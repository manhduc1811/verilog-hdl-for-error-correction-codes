==> flow/design.v <==
module CRCchecker(
	input clock,
	input start,
	input data,
	output done,
	output reg [15:0] r 
);
parameter IDLE		=	0;
parameter CRC_CALC	=	1;
parameter CODE_LENGTH	=	48;
wire x16 = data;
reg state = 0;
reg [5:0] counter =0;
always @ (posedge clock) begin
	case (state)
		IDLE: begin
			state <= (start) ? CRC_CALC : 	IDLE;
			r <= 16'hFFFF;
			counter <= CODE_LENGTH - 1;
		end	
		CRC_CALC: begin
			r[15] 	<= r[14] + r[15] + x16;
			r[14:3] <= r[13:2];
			r[2] 	<= r[1] + r[15] + x16;
			r[1] 	<= r[0];
			r[0]	<= r[15] + x16;
			counter <= counter - 1;
			state   <= (counter == 1)?IDLE:CRC_CALC;
		end
	endcase
end
assign done = (counter == 0);
endmodule
From RTL to reports: CRCchecker --
Tool output for the design above, in the order of the flow. Lines are those of the file above, counted from 1. Operators: Yosys type, input widths -> output width; for muxes data width and select width s. Library cell names are shortened. Not given: --
Inputs: design top CRCchecker, clock input clock, library sky130hd, library corner tt_025C_1v80

Elaborated design --
Counts by Yosys on the flattened word-level netlist (proc, flatten, opt, wreduce; memories kept). Register bits leave out memories and registers merged into their read ports (data or address); mux counts leave out enables and synchronous resets folded into registers. Print and check cells are left out. Cells with the same type and inputs are merged into one.
Storage and ports: register bits 23, input bits 3, output and inout port bits 17, cells after elaboration 21
Cells by class: add/subtract/negate cells 6, equal/unequal tests 1, multiplexer cells 9, bitwise operators 1, reductions and logical operators 1
Operators by type and width (count):
- $pmux 12 s2 | 1
- $pmux 6 s2 | 1
- $pmux 1 s2 | 5
- $sub 6x1->6 const B | 1
- $eq 6x1->1 const B | 1
- $logic_not 6->1 | 1
- $add 1x1->1 | 5
- $mux 1 | 2
- $not 1->1 | 1

Depth --
Yosys ltp: most cells in a row. Word level: on the elaborated netlist, between registers, memories and ports. Mapped: between sequential cells and ports; inverters and the memories' decode and read muxes count.
Logic depth: depth in word-level cells 3, ABC_AREA 0, mapped depth 5, gate-level depth less buffers 5

Synthesis result --
Yosys stat after the flow's synthesis: flattened, memories mapped to cells. It holds for the ABC_AREA given above (unset counts as 0); a run with the other value may have another netlist.
Mapped netlist: cells in the netlist 69, synthesis area 758.2 um^2, sequential part of the area 460.4 um^2, mapped flip-flops 23, buffer cells 2
Cells by type:
- dfxtp_1 | count 23, total area 460.442 um^2
- nand2b_1 | count 13, total area 81.328 um^2
- ha_1 | count 3, total area 37.536 um^2
- xnor2_1 | count 4, total area 35.034 um^2
- nand2_1 | count 7, total area 26.275 um^2
- xor2_2 | count 1, total area 16.266 um^2
- and2_1 | count 2, total area 12.512 um^2
- nor3b_2 | count 1, total area 12.512 um^2
- inv_1 | count 3, total area 11.261 um^2
- buf_2 | count 2, total area 10.01 um^2
- nor3_1 | count 2, total area 10.01 um^2
- xor2_1 | count 1, total area 8.758 um^2
- nor2_1 | count 2, total area 7.507 um^2
- a31oi_1 | count 1, total area 6.256 um^2
- and3_1 | count 1, total area 6.256 um^2
- nor4_1 | count 1, total area 6.256 um^2
- a21oi_1 | count 1, total area 5.005 um^2
- o21ai_1 | count 1, total area 5.005 um^2

Path before layout --
Source: OpenSTA report_checks on the synthesized netlist (no wires, ideal clock, input and output delay 20% of the period each), path of least setup slack; recovery checks are left aside. Register names are those of the netlist, which keeps one name where synthesis merged equal registers.
Timing after synthesis: path kind reg2out, from reg counter[3], to out done, period 1700 ps, external output delay 340 ps, launch time at the first pin 0 ps, arrival 835 ps, data required time 1360 ps, setup slack 525 ps, delay of the path 835 ps, stages 3, buffers on the path 0, synthesis period reached 1175 ps
"delay of the path" = arrival - input delay + setup time. A path that ends at an output port has no setup time. "stages": output pins that drive a net of the path, with the launching flip-flop's if there is one; two outputs of one cell count as two. "synthesis period reached" = period - worst setup slack (recovery checks aside). The figure is calculated, with input and output delays left at 20% of the set period. The rows between start and end are the longest chain of elaborated cells between them; the timing report does not say that the signal goes this way. Where chains are equally long, one stands for them. Each line given opens the expression or statement behind the cell; cells for indexed reads and writes are added by Yosys, which also makes memories of some case tables.
Between the ends, after synthesis: path through dfxtp_1 nor4_1 and2_1, length of the longest elaborated chain 1, elaborated cells on any way between the ends 1, RTL lines with such cells 1, those cells by class reduce/logical (1)
Ends and longest elaborated chain, after synthesis:
- start: declaration | RTL line 13 | reg [5:0] counter =0;
- start: assignment | RTL line 19 | counter <= CODE_LENGTH - 1;
- start: assignment | RTL line 27 | counter <= counter - 1;
- $logic_not 6->1 | RTL line 32 | assign done = (counter == 0);
- end: declaration | RTL line 5 | output done,

Timing after layout --
From the final timing report of flow run A: the path of least setup slack in the routed layout; clock arrival at registers is part of the times. The path's times are printed in steps of 10 ps; the period is the one set.
Timing post-layout: path kind reg2out, from reg counter[5], to out done, period 803 ps, external output delay 160 ps, launch time at the first pin 260 ps, arrival 1220 ps, data required time 640 ps, setup slack -570 ps, stages 4, buffers on the path 1
The rows between start and end are the longest chain of elaborated cells between them; the timing report does not say that the signal goes this way. Where chains are equally long, one stands for them.
Between the ends, post-layout: path through dfxtp_2 nor4_4 and2_1 buf_2, length of the longest elaborated chain 1, elaborated cells on any way between the ends 1, RTL lines with such cells 1, those cells by class reduce/logical (1)
Ends and longest elaborated chain, post-layout:
- start: declaration | RTL line 13 | reg [5:0] counter =0;
- start: assignment | RTL line 19 | counter <= CODE_LENGTH - 1;
- start: assignment | RTL line 27 | counter <= counter - 1;
- $logic_not 6->1 | RTL line 32 | assign done = (counter == 0);
- end: declaration | RTL line 5 | output done,

Module CRCchecker, platform sky130hd: 2 stored runs of the flow (Yosys, OpenROAD) with differing settings, in no particular order. Input and output delays are each 20% of the period that was set; the output load is 0.01 pF.
By "critical setup path time" is meant the share of the clock period that the worst setup path is allowed (20% is reserved at inputs, 20% at outputs), minus its slack. Clock arrival times at its registers enter into it.
"power consumption": no workload was simulated; the value follows from the tool's default switching activity.
"critical setup path time" is known to 10 ps.

* Flow run A | settings: period_ns 0.803; CORE_UTILIZATION 17; SETUP_SLACK_MARGIN 0.16; PLACE_DENSITY 0.68; ABC_AREA 0; CTS_CLUSTER_SIZE 75; SLEW_MARGIN 5; MIN_ROUTING_LAYER met1; CAP_MARGIN 20; CORE_MARGIN 2 | results: lowest setup slack -574 ps; total negative slack -3382 ps; mapped cell area after synthesis 758.2 um^2; final utilization 37.2 %; worst-case hold slack 458 ps; critical setup path time 1220 ps; worst path kind reg2out; overall die area 5010.5 um^2; power consumption 7.252 mW
* Flow run B | settings: period_ns 1.59; CORE_UTILIZATION 51; SETUP_SLACK_MARGIN 0.06; PLACE_DENSITY_LB_ADDON 0.21; CORE_ASPECT_RATIO 0.7; ABC_AREA 0; GPL_TIMING_DRIVEN 1; GPL_ROUTABILITY_DRIVEN 0; CTS_CLUSTER_SIZE 30; CTS_CLUSTER_DIAMETER 175; CAP_MARGIN 35; SLEW_MARGIN 25; MIN_ROUTING_LAYER met2; CORE_MARGIN 2 | results: lowest setup slack 41 ps; total negative slack 0 ps; mapped cell area after synthesis 758.2 um^2; final utilization 79.5 %; worst-case hold slack 433 ps; critical setup path time 1230 ps; worst path kind reg2out; overall die area 1816.1 um^2; power consumption 2.425 mW
