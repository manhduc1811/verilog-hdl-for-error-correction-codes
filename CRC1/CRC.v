==> flow/design.v <==
module CRC(CLK, RST, CRC, DATA);
input CLK,RST;
input [0:0] DATA;
output [63:0] CRC;
reg [63:0] CRC;
always @(posedge CLK or negedge RST )
if(!RST)
CRC=64'b1111111111111111111111111111111111111111111111111111111111111111 ;
else  begin
  CRC[63] <= CRC[62] ;
  CRC[62] <= CRC[63] ^ CRC[61] ^ DATA[0] ;
  CRC[61] <= CRC[60] ;
  CRC[60] <= CRC[59] ;
  CRC[59] <= CRC[58] ;
  CRC[58] <= CRC[57] ;
  CRC[57] <= CRC[61] ^ CRC[56] ^ DATA[0] ;
  CRC[56] <= CRC[55] ;
  CRC[55] <= CRC[61] ^ CRC[54] ^ DATA[0] ;
  CRC[54] <= CRC[61] ^ CRC[53] ^ DATA[0] ;
  CRC[53] <= CRC[61] ^ CRC[52] ^ DATA[0] ;
  CRC[52] <= CRC[61] ^ CRC[51] ^ DATA[0] ;
  CRC[51] <= CRC[50] ;
  CRC[50] <= CRC[49] ;
  CRC[49] <= CRC[48] ;
  CRC[48] <= CRC[47] ;
  CRC[47] <= CRC[61] ^ CRC[46] ^ DATA[0] ;
  CRC[46] <= CRC[61] ^ CRC[45] ^ DATA[0] ;
  CRC[45] <= CRC[61] ^ CRC[44] ^ DATA[0] ;
  CRC[44] <= CRC[43] ;
  CRC[43] <= CRC[42] ;
  CRC[42] <= CRC[41] ;
  CRC[41] <= CRC[40] ;
  CRC[40] <= CRC[61] ^ CRC[39] ^ DATA[0] ;
  CRC[39] <= CRC[61] ^ CRC[38] ^ DATA[0] ;
  CRC[38] <= CRC[61] ^ CRC[37] ^ DATA[0] ;
  CRC[37] <= CRC[61] ^ CRC[36] ^ DATA[0] ;
  CRC[36] <= CRC[35] ;
  CRC[35] <= CRC[61] ^ CRC[34] ^ DATA[0] ;
  CRC[34] <= CRC[33] ;
  CRC[33] <= CRC[61] ^ CRC[32] ^ DATA[0] ;
  CRC[32] <= CRC[61] ^ CRC[31] ^ DATA[0] ;
  CRC[31] <= CRC[61] ^ CRC[30] ^ DATA[0] ;
  CRC[30] <= CRC[29] ;
  CRC[29] <= CRC[61] ^ CRC[28] ^ DATA[0] ;
  CRC[28] <= CRC[27] ;
  CRC[27] <= CRC[61] ^ CRC[26] ^ DATA[0] ;
  CRC[26] <= CRC[25] ;
  CRC[25] <= CRC[24] ;
  CRC[24] <= CRC[61] ^ CRC[23] ^ DATA[0] ;
  CRC[23] <= CRC[61] ^ CRC[22] ^ DATA[0] ;
  CRC[22] <= CRC[61] ^ CRC[21] ^ DATA[0] ;
  CRC[21] <= CRC[61] ^ CRC[20] ^ DATA[0] ;
  CRC[20] <= CRC[19] ;
  CRC[19] <= CRC[61] ^ CRC[18] ^ DATA[0] ;
  CRC[18] <= CRC[17] ;
  CRC[17] <= CRC[61] ^ CRC[16] ^ DATA[0] ;
  CRC[16] <= CRC[15] ;
  CRC[15] <= CRC[14] ;
  CRC[14] <= CRC[13] ;
  CRC[13] <= CRC[61] ^ CRC[12] ^ DATA[0] ;
  CRC[12] <= CRC[61] ^ CRC[11] ^ DATA[0] ;
  CRC[11] <= CRC[10] ;
  CRC[10] <= CRC[61] ^ CRC[9] ^ DATA[0] ;
  CRC[9] <= CRC[61] ^ CRC[8] ^ DATA[0] ;
  CRC[8] <= CRC[7] ;
  CRC[7] <= CRC[61] ^ CRC[6] ^ DATA[0] ;
  CRC[6] <= CRC[5] ;
  CRC[5] <= CRC[4] ;
  CRC[4] <= CRC[61] ^ CRC[3] ^ DATA[0] ;
  CRC[3] <= CRC[2] ;
  CRC[2] <= CRC[1] ;
  CRC[1] <= CRC[61] ^ CRC[0] ^ DATA[0] ;
  CRC[0] <= CRC[61] ^ DATA[0] ;
end
endmodule
Step by step through the tools: CRC
What the tools print for CRC, step after step.
Line numbers count from 1 in the design file above.
Cell names lack the library's common part.
Not given: n/a

design
  design top = CRC
  clock input = CLK
  library = sky130hd
  timing corner = tt_025C_1v80

Elaborated design
Counts by Yosys on the flattened word-level netlist (proc, flatten, opt, wreduce; memories kept). Register bits leave out memories and registers merged into their read ports (data or address); mux counts leave out enables and synchronous resets folded into registers. Print and check cells are left out. Cells with the same type and inputs are merged into one.

storage and ports
  bits in registers = 64
  input port bits = 3
  output and inout port bits = 64
  word-level cells = 66

cells by class
  bitwise gates (word level) = 65

operators with widths
  kind       count
  1-bit XOR  65

Depth
Longest topological path by Yosys (ltp), each cell counted once; first at word level (registers and memories cut), then after technology mapping (sequential cells cut; the memories' decode and read muxes count).

depth
  word-level depth = 2
  ABC_AREA = 0
  mapped depth = 3

Netlist
Source: synth_stat.txt of the flow (Yosys; design flattened, memories mapped). It holds for the ABC_AREA given above (unset counts as 0); a run with the other value may have another netlist.

cell types
  type     count  area in all (µm²)
  dfstp_2  64     1.68E+03
  xor3_1   29     689.411
  xor3_4   3      82.579
  buf_12   3      60.058
  buf_4    2      15.014
  buf_6    1      11.261
  buf_2    2      10.01
  xor2_1   1      8.758

mapped netlist
  cells in the netlist = 105
  mapped area = 0.0025587 mm²
  flip-flops = 64
  buffers = 8

Worst setup path after synthesis
Path of least setup slack by OpenSTA after synthesis, without wires, with an ideal clock, recovery checks aside; 20% of the period is set as input and as output delay. Where synthesis merged equal registers, the netlist keeps one of their names.

timing post-synthesis
  kind = flip-flop to flip-flop
  start = register CRC[61]
  end = register CRC[45]
  clock period = 1.61 ns
  launch time at the first pin = 0.000 ns
  data arrival time = 1.180 ns
  setup slack = 0.339 ns
  delay of the path = 1.271 ns
  driving pins on the path = 4
  synthesis period reached = 1.271 ns

"delay of the path" is the arrival time less input delay plus setup time.
"driving pins on the path": output pins that drive a net of the path, with the launching flip-flop's if there is one; two outputs of one cell count as two.
"synthesis period reached" = period - worst setup slack (recovery checks aside). The figure is calculated, with input and output delays left at 20% of the set period.
The rows between start and end are the longest chain of elaborated cells between them; the timing report does not say that the signal goes this way. Where chains are equally long, one stands for them.
Each line given opens the expression or statement behind the cell; cells for indexed reads and writes are added by Yosys, which also makes memories of some case tables.

between the ends, post-synthesis
  cells stage by stage = dfstp_2 > buf_6 > buf_12 > xor3_1
  length of the longest elaborated chain = 2

ends and longest elaborated chain, post-synthesis
  element                 RTL line  source
  from (decl)             4         output [63:0] CRC;
  from (assign)           8         CRC=64'b1111111111111111111111111111111111111111111111111111111111111111 ;
  from (assign)           12        CRC[61] <= CRC[60] ;
  1-bit XOR (2 in a row)  28        CRC[45] <= CRC[61] ^ CRC[44] ^ DATA[0] ;
  to (assign)             8
  to (assign)             28
  to (decl)               4

Timing after layout
Path of least setup slack in the final report of stored run 1 (OpenROAD, finished layout, wires in). Where an end is a register, its clock arrival counts in the times.

timing after layout
  kind = flip-flop to output port
  start = register CRC[3]
  end = output port CRC[3]
  clock period = 1.76 ns
  launch time at the first pin = 0.33 ns
  data arrival time = 1.18 ns
  setup slack = 0.23 ns
  driving pins on the path = 2

between the ends, after layout
  cells stage by stage = dfstp_2 > dlygate4sd2_1
  length of the longest elaborated chain = 0

ends and longest elaborated chain, after layout
  element        RTL line  source
  from (decl)    4         output [63:0] CRC;
  from (assign)  8         CRC=64'b1111111111111111111111111111111111111111111111111111111111111111 ;
  from (assign)  70        CRC[3] <= CRC[2] ;
  to (decl)      4

Subject: CRC on sky130hd, stored results

Hello all,

Settings and measured results of 2 stored flow runs for module CRC (sky130hd), not sorted in any way. The constraints put input and output delay at 20% of the set period each and load the outputs with 0.01 pF.
"clock period achieved" means the clock period less the worst setup slack. The figure is calculated, with input and output delays left at 20% of the set period.
"time on the worst setup path" is the time allowed to the run's worst setup path (the clock period less input and output delay, where it has them) less its slack. Clock arrival times count: a late capture clock shortens it, a late launch clock lengthens it.
"power" is the tool's figure for a default switching activity; nothing was simulated.
Settings: . = not set for that run.

setting or result                       stored run 1              stored run 2
period_ns                               1.76                      0.901
CORE_UTILIZATION                        21                        17
SETUP_SLACK_MARGIN                      0.14                      .
PLACE_DENSITY_LB_ADDON                  0.21                      0.06
CELL_PAD_IN_SITES_DETAIL_PLACEMENT      2                         0
TNS_END_PERCENT                         60                        95
CTS_CLUSTER_DIAMETER                    86                        238
MIN_ROUTING_LAYER                       met1                      .
CAP_MARGIN                              20                        20
CORE_MARGIN                             2                         2
SLEW_MARGIN                             20                        10
CORE_ASPECT_RATIO                       .                         1.33
smallest setup slack (ns)               0.232                     -0.283
clock period achieved (ns)              1.528                     1.184
standard-cell area after routing (mm²)  0.0035872                 0.004194
time on the worst setup path (ns)       1.18                      1.18
worst path kind                         flip-flop to output port  flip-flop to flip-flop
power (mW)                              8.608                     19.001
setup total negative slack (ns)         0.000                     -23.093
die outline area (mm²)                  0.0130828                 0.0160586
final design utilization                0.3                       0.286
chip area in the Yosys report (mm²)     0.0025587                 0.0025587

Thanks
