==> flow/design.v <==
module hammingDecoder(clk,codeword,data);
	input clk;
	input [6:0] codeword;
	output reg[3:0] data;
	reg [2:0] s;
	reg [6:0] c2;
	always@(posedge clk) begin
		s[0] = codeword[0]^codeword[2]^codeword[4]^codeword[6];
		s[1] = codeword[1]^codeword[2]^codeword[5]^codeword[6];
		s[2] = codeword[3]^codeword[4]^codeword[5]^codeword[6];
		c2=codeword;
		if(s)
			c2[s-1]=~codeword[s-1];
	end
	always@(c2)	begin
		data[0]=c2[2];
		data[1]=c2[4];
		data[2]=c2[5];
		data[3]=c2[6];
	end
endmodule
**Reports on hammingDecoder**

The steps from the RTL of hammingDecoder to its reports follow in flow order.
Line numbers count from 1 in the design file above.
Not given: -

- Design top: hammingDecoder
- Clock input: clk
- Cell library: sky130hd
- Library corner: tt_025C_1v80

**Word-level counts**

Source: Yosys, flattened and elaborated, memories not mapped. Widths are those after wreduce; folded enables and synchronous resets count as part of the registers. Registers that Yosys merges into a memory's read port (data or address) are not register bits. Print and check cells do not count. Equal cells are merged and count once.

- Elaborated cells: 21
- Bits of input ports: 8
- Bits in registers: 7
- Output and inout port bits: 4

- Add/sub/neg operators: 2
- Reductions and logical operators: 1
- Muxes and demuxes: 1
- Bitwise gates (word level): 13
- Shifts and indexed selects: 3

Operators with widths:

| kind | count |
|---|---|
| 1-bit by 33-bit variable shift with 7-bit output | 1 |
| 1-bit by 33-bit variable shift with 7-bit output with constant A | 1 |
| 32-bit negator with 33-bit output | 1 |
| 1-bit bitwise XOR | 9 |
| 7-bit by 4-bit variable part select with 1-bit output | 1 |
| 7-bit bitwise AND | 1 |
| 7-bit bitwise OR | 1 |
| 7-bit NOT | 1 |
| 7-bit 2-to-1 mux | 1 |
| 3-bit by 1-bit subtractor with 4-bit output with constant B | 1 |
| 3-bit nonzero test | 1 |
| 1-bit NOT | 1 |

**Logic depth**

Longest topological path by Yosys (ltp), each cell counted once; first at word level (registers and memories cut), then after technology mapping (sequential cells cut; the memories' decode and read muxes count).

- Depth after elaboration: 10
- ABC_AREA: 0
- Gate-level depth with buffers: 9
- Depth with buffers taken out: 8

**After synthesis**

The flow's flattened synthesis, as Yosys stat reports it; memories are mapped. The netlist is that of the ABC_AREA named above (0 if unset); the other value can give another one.
The area totals of this step are shown rounded.

- Mapped flip-flops: 4
- Buffer cells: 4
- Cell area after synthesis: 601 sq um
- Standard cells after synthesis: 59
- Sequential part of the area: 80.1 sq um

Cells by type:

| type | count | area in all (sq um) |
|---|---|---|
| sky130_fd_sc_hd__xnor3_1 | 5 | 112.608 |
| sky130_fd_sc_hd__dfxtp_1 | 4 | 80.077 |
| sky130_fd_sc_hd__ha_1 | 5 | 62.56 |
| sky130_fd_sc_hd__xnor2_1 | 7 | 61.309 |
| sky130_fd_sc_hd__xnor2_4 | 1 | 27.526 |
| sky130_fd_sc_hd__a21oi_1 | 5 | 25.024 |
| sky130_fd_sc_hd__nand4b_1 | 2 | 17.517 |
| sky130_fd_sc_hd__xor2_1 | 2 | 17.517 |
| sky130_fd_sc_hd__buf_4 | 2 | 15.014 |
| sky130_fd_sc_hd__nand3b_1 | 2 | 15.014 |
| sky130_fd_sc_hd__a211oi_2 | 1 | 12.512 |
| sky130_fd_sc_hd__a22oi_2 | 1 | 12.512 |
| sky130_fd_sc_hd__and3_1 | 2 | 12.512 |
| sky130_fd_sc_hd__nand2b_1 | 2 | 12.512 |
| sky130_fd_sc_hd__a32o_2 | 1 | 11.261 |
| sky130_fd_sc_hd__buf_6 | 1 | 11.261 |
| sky130_fd_sc_hd__a22o_2 | 1 | 10.01 |
| sky130_fd_sc_hd__a32o_1 | 1 | 10.01 |

Not listed: further types 11, cells in them 14.

**Timing after synthesis**

Source: OpenSTA report_checks on the synthesized netlist (no wires, ideal clock, input and output delay 20% of the period each), path of least setup slack; recovery checks are left aside. Register names are those of the netlist, which keeps one name where synthesis merged equal registers.

- Path kind: input to register
- Start: input codeword[2]
- End: register c2[5]
- Arrival time: 2.378 ns
- Stages: 9
- Path buffers: 1
- Delay of the path: 1.955 ns
- Slack: -0.028 ns
- Clock period: 2.41 ns
- Library setup time: 0.059 ns
- Launch time at the first pin: 0.482 ns
- Synthesis period reached: 2.438 ns

"delay of the path" = arrival - input delay + setup time.
"stages" counts driving pins, that of a launching flip-flop among them; a cell with two outputs on the path counts twice.
"synthesis period reached" = period - worst setup slack (recovery checks aside). The figure is calculated, with input and output delays left at 20% of the set period.
The rows between start and end are the longest chain of elaborated cells between them; the timing report does not say that the signal goes this way. Where chains are equally long, one stands for them.
A line is the first line of the expression or statement that the cell stems from. Yosys adds cells for indexed reads and writes and turns some case tables into memories.
Where a signal picks the word or bit written, the line may be left out of the assigning lines.

- Cell sequence: sky130_fd_sc_hd__buf_4 > sky130_fd_sc_hd__xnor2_1 > sky130_fd_sc_hd__xnor2_1 > sky130_fd_sc_hd__ha_1 > sky130_fd_sc_hd__or2_2 > sky130_fd_sc_hd__a21oi_1 > sky130_fd_sc_hd__a22oi_1 > sky130_fd_sc_hd__a22oi_2 > sky130_fd_sc_hd__a32o_2
- Cells in the longest elaborated chain: 10
- Elaborated cells on any way between the ends: 17
- RTL lines with such cells: 4

Ends and longest elaborated chain, after synthesis:

| element | line | source |
|---|---|---|
| start: declaration | 3 | `input [6:0] codeword;` |
| 1-bit bitwise XOR x3 | 8 | `s[0] = codeword[0]^codeword[2]^codeword[4]^codeword[6];` |
| 3-bit by 1-bit subtractor with 4-bit output | 13 | `c2[s-1]=~codeword[s-1];` |
| 32-bit negator with 33-bit output | 13 |  |
| 1-bit by 33-bit variable shift with 7-bit output | 13 |  |
| 7-bit NOT | 13 |  |
| 7-bit bitwise AND | 13 |  |
| 7-bit bitwise OR | 13 |  |
| 7-bit 2-to-1 mux | 12 | `if(s)` |
| end: assignment | 11 | `c2=codeword;` |
| end: declaration | 6 | `reg [6:0] c2;` |

**Worst path after layout**

From the final timing report of stored run 1: the path of least setup slack in the routed layout; clock arrival at registers is part of the times.

- Path kind: input to register
- Start: input codeword[2]
- End: register c2[6]
- Clock period: 4.44 ns
- Stages: 10
- Arrival time: 3.47 ns
- Launch time at the first pin: 0.89 ns
- Path buffers: 2
- Slack: 1.15 ns
- Library setup time: 0.06 ns

The rows between start and end are the longest chain of elaborated cells between them; the timing report does not say that the signal goes this way. Where chains are equally long, one stands for them.
Where a signal picks the word or bit written, the line may be left out of the assigning lines.

- Cell sequence: sky130_fd_sc_hd__clkdlybuf4s50_1 > sky130_fd_sc_hd__buf_4 > sky130_fd_sc_hd__xnor2_1 > sky130_fd_sc_hd__xnor2_1 > sky130_fd_sc_hd__ha_1 > sky130_fd_sc_hd__or2_2 > sky130_fd_sc_hd__a21oi_1 > sky130_fd_sc_hd__a22oi_1 > sky130_fd_sc_hd__a22oi_2 > sky130_fd_sc_hd__a32o_1
- Cells in the longest elaborated chain: 10
- Elaborated cells on any way between the ends: 17
- RTL lines with such cells: 4

Ends and longest elaborated chain, after layout:

| element | line | source |
|---|---|---|
| start: declaration | 3 | `input [6:0] codeword;` |
| 1-bit bitwise XOR x3 | 8 | `s[0] = codeword[0]^codeword[2]^codeword[4]^codeword[6];` |
| 3-bit by 1-bit subtractor with 4-bit output | 13 | `c2[s-1]=~codeword[s-1];` |
| 32-bit negator with 33-bit output | 13 |  |
| 1-bit by 33-bit variable shift with 7-bit output | 13 |  |
| 7-bit NOT | 13 |  |
| 7-bit bitwise AND | 13 |  |
| 7-bit bitwise OR | 13 |  |
| 7-bit 2-to-1 mux | 12 | `if(s)` |
| end: assignment | 11 | `c2=codeword;` |
| end: declaration | 6 | `reg [6:0] c2;` |

--- measured runs ---
Below are 2 stored runs of the flow (Yosys, OpenROAD; platform sky130hd) on hammingDecoder, each with its settings and what was measured, unordered. Constraints: input delay and output delay 20% of the set period each, output load 0.01 pF.
"clock period achieved" is the run's clock period less its worst setup slack. It is reckoned from that one timing run; input and output delays stay at 20% of the period that was set.
"time on the worst setup path" is the time allowed to the run's worst setup path (the clock period less input and output delay, where it has them) less its slack. Clock arrival times count: a late capture clock shortens it, a late launch clock lengthens it.
By "total power after layout" is meant OpenSTA's value without simulated activity: inputs other than the clock are taken to toggle once in ten clock periods, and the tool carries that through the logic.
The measured numbers are rounded.

### Stored run 1

==> flow/run.sh <==
#!/bin/bash
# the make line also repeats the synthesis and layout settings of config.mk as NAME=value (left out here)
make -C /OpenROAD-flow-scripts/flow DESIGN_CONFIG=/design/flow/config.mk WORK_HOME=/design/flow/orfs CLKGATE_MAP_FILE= finish
==> flow/config.mk <==
export PLATFORM = sky130hd
export DESIGN_NAME = hammingDecoder
export DESIGN_NICKNAME = hammingDecoder
export VERILOG_FILES = /design/flow/design.v
export SDC_FILE = /design/flow/constraint.sdc
export NUM_CORES = 4
export LEC_CHECK = 0
export ABC_AREA = 0
export CAP_MARGIN = 20
export CELL_PAD_IN_SITES_GLOBAL_PLACEMENT = 1
export CORE_ASPECT_RATIO = 1.71
export CORE_MARGIN = 8
export CORE_UTILIZATION = 37
export CTS_CLUSTER_DIAMETER = 128
export CTS_CLUSTER_SIZE = 74
export GPL_ROUTABILITY_DRIVEN = 0
export GPL_TIMING_DRIVEN = 1
export HOLD_SLACK_MARGIN = 0.26
export PLACE_DENSITY_LB_ADDON = 0.24
export SLEW_MARGIN = 5
==> flow/constraint.sdc <==
create_clock -name core_clock -period 4.44 [get_ports {clk}]
set_input_delay 0.8880 -clock core_clock [delete_from_list [all_inputs] [get_ports {clk}]]
set_output_delay 0.8880 -clock core_clock [all_outputs]
set_load 0.01 [all_outputs]

Results of stored run 1:
- Post-route worst hold slack: 1.39 ns
- Time on the worst setup path: 2.40 ns
- Worst path kind: input to register
- Standard-cell area of the final layout: 743 sq um
- Utilization after routing: 0.474
- Die area: 3,220 sq um
- Total power after layout: 0.247 mW
- Total negative slack on setup checks: 0.000 ns
- Clock period achieved: 3.293 ns
- Worst setup slack after layout: 1.15 ns
- Synthesized cell area: 601 sq um

### Stored run 2

==> flow/run.sh <==
#!/bin/bash
# the make line also repeats the synthesis and layout settings of config.mk as NAME=value (left out here)
make -C /OpenROAD-flow-scripts/flow DESIGN_CONFIG=/design/flow/config.mk WORK_HOME=/design/flow/orfs CLKGATE_MAP_FILE= finish
==> flow/config.mk <==
export PLATFORM = sky130hd
export DESIGN_NAME = hammingDecoder
export DESIGN_NICKNAME = hammingDecoder
export VERILOG_FILES = /design/flow/design.v
export SDC_FILE = /design/flow/constraint.sdc
export NUM_CORES = 4
export LEC_CHECK = 0
export CAP_MARGIN = 20
export CORE_MARGIN = 2
export CORE_UTILIZATION = 30
export SLEW_MARGIN = 20
==> flow/constraint.sdc <==
create_clock -name core_clock -period 2.59 [get_ports {clk}]
set_input_delay 0.5180 -clock core_clock [delete_from_list [all_inputs] [get_ports {clk}]]
set_output_delay 0.5180 -clock core_clock [all_outputs]
set_load 0.01 [all_outputs]

Results of stored run 2:
- Clock period achieved: 2.485 ns
- Die area: 2,380 sq um
- Standard-cell area of the final layout: 965 sq um
- Total negative slack on setup checks: 0.000 ns
- Total power after layout: 0.504 mW
- Synthesized cell area: 601 sq um
- Time on the worst setup path: 1.97 ns
- Worst path kind: input to register
- Worst setup slack after layout: 0.105 ns
- Utilization after routing: 0.502
- Post-route worst hold slack: 0.770 ns
--- end ---
